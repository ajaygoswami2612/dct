==> flow/design.v <==
`timescale 1ns / 1ps
module memory#(parameter N = 23, M = 8, L = N+M+1, K = 16)(reset_mem, clk,
                                         start_mem, inp, Arr);
input start_mem, clk, reset_mem;
input [L-1:0] inp;
output reg [(L*K)-1:0] Arr;
reg [$clog2(K)-1:0]count = 0;
always @(negedge clk)
  begin 
    if(reset_mem)
      begin
        Arr <= 0;
        count <= 0;
      end
    else
    if(start_mem)
      begin
        Arr[(count*L)+: L] <= inp;
        count <= count + 1;   
      end
    else count <= 0;
  end
endmodule
Step by step through the tools: memory
What the tools print for memory, step after step.
Lines are those of the file above, counted from 1.
The mark - stands for no value.
Set-up
  top module: memory
  clock port: clk
  standard-cell library: sky130hd
  library corner: tt_025C_1v80

Word level
Source: Yosys, flattened and elaborated, memories not mapped. Widths are those after wreduce. Registers that Yosys merges into a memory's read port (data or address) are not register bits. Print and check cells do not count. Equal cells are merged and count once.
Cells by class
  shifts and indexed selects: 2
  bitwise logic cells: 4
  add/sub/neg operators: 2
  reductions and logical operators: 1
Operators by type and width (count)
  32-bit by 33-bit variable shift with 512-bit output: 1
  32-bit by 33-bit variable shift with 512-bit output with constant A: 1
  512-bit AND: 1
  512-bit bitwise OR: 1
  512-bit inverter: 1
  9-bit negator with 33-bit output: 1
  4-bit by 1-bit adder with 4-bit output with constant B: 1
  2-bit OR reduction: 1
  1-bit inverter: 1
Storage and ports
  register bits: 516
  bits of input ports: 35

Logic depth
Depth = most cells in a row (Yosys ltp): at word level without a register or memory, in the mapped netlist without a sequential cell, where the memories' decode and read muxes count.
Depth
  depth after elaboration: 5
  ABC_AREA: 0
  mapped depth: 10
  depth with buffers taken out: 6

Netlist
Source: synth_stat.txt of the flow (Yosys; design flattened, memories mapped). It holds for the ABC_AREA given above (unset counts as 0); a run with the other value may have another netlist.
Totals and module areas in this step are rounded.
Synthesis totals
  flip-flops: 516
  chip area (Yosys): 18000 sq um
  standard cells after synthesis: 2005
Cell types
  sky130_fd_sc_hd__dfxtp_1: count 516, total area 1.03E+04 sq um
  sky130_fd_sc_hd__nand2_1: count 681, total area 2.56E+03 sq um
  sky130_fd_sc_hd__a21oi_1: count 338, total area 1.69E+03 sq um
  sky130_fd_sc_hd__a22o_1: count 166, total area 1.45E+03 sq um
  sky130_fd_sc_hd__buf_2: count 90, total area 450.432 sq um
  sky130_fd_sc_hd__clkbuf_1: count 88, total area 330.317 sq um
  sky130_fd_sc_hd__a2111oi_4: count 4, total area 110.106 sq um
  sky130_fd_sc_hd__nor2_1: count 23, total area 86.333 sq um
  sky130_fd_sc_hd__a211oi_2: count 5, total area 62.56 sq um
  sky130_fd_sc_hd__o2111ai_2: count 4, total area 60.058 sq um
  sky130_fd_sc_hd__mux2i_1: count 5, total area 50.048 sq um
  sky130_fd_sc_hd__buf_1: count 12, total area 45.043 sq um
  sky130_fd_sc_hd__buf_4: count 6, total area 45.043 sq um
  sky130_fd_sc_hd__ha_1: count 3, total area 37.536 sq um
  sky130_fd_sc_hd__o211ai_2: count 3, total area 37.536 sq um
  sky130_fd_sc_hd__buf_6: count 3, total area 33.782 sq um
  sky130_fd_sc_hd__xor2_4: count 1, total area 27.526 sq um
  sky130_fd_sc_hd__or3b_1: count 3, total area 26.275 sq um
Not listed: further types 31, cells in them 54.

--- measured runs ---
Module memory, platform sky130hd: 2 stored runs of the flow (Yosys, OpenROAD) with differing settings, in no particular order. Input and output delays are each 20% of the period that was set; the output load is 0.01 pF.
By "total design power" is meant OpenSTA's value without simulated activity: inputs other than the clock are taken to toggle once in ten clock periods, and the tool carries that through the logic.
The measured numbers are rounded.

==> record 1: settings <==
{ "period_ns": 7.26, "CORE_UTILIZATION": 60, "PLACE_DENSITY_LB_ADDON": 0.11, "CORE_ASPECT_RATIO": 0.53, "GPL_ROUTABILITY_DRIVEN": 1, "CTS_CLUSTER_SIZE": 40, "SLEW_MARGIN": 5, "CAP_MARGIN": 20, "CORE_MARGIN": 2 }
==> record 1: results <==
full die area: 31000 sq um
lowest hold slack: 0.45 ns
summed negative setup slack: 0.000 ns
area of the standard cells in the finished layout: 27000 sq um
final design utilization: 93 %
worst slack on setup checks: 0.40 ns
cell area after synthesis: 18000 sq um
total design power: 7.2 mW

==> record 2: settings <==
{ "period_ns": 3.42, "CORE_UTILIZATION": 28, "PLACE_DENSITY_LB_ADDON": 0.27, "CORE_ASPECT_RATIO": 1.97, "CORE_MARGIN": 2, "CELL_PAD_IN_SITES_GLOBAL_PLACEMENT": 1, "TNS_END_PERCENT": 45, "GPL_TIMING_DRIVEN": 1, "CAP_MARGIN": 20, "SLEW_MARGIN": 20 }
==> record 2: results <==
full die area: 66000 sq um
lowest hold slack: 0.45 ns
summed negative setup slack: -13 ns
area of the standard cells in the finished layout: 31000 sq um
final design utilization: 49 %
worst slack on setup checks: -0.074 ns
cell area after synthesis: 18000 sq um
total design power: 15 mW
--- end ---
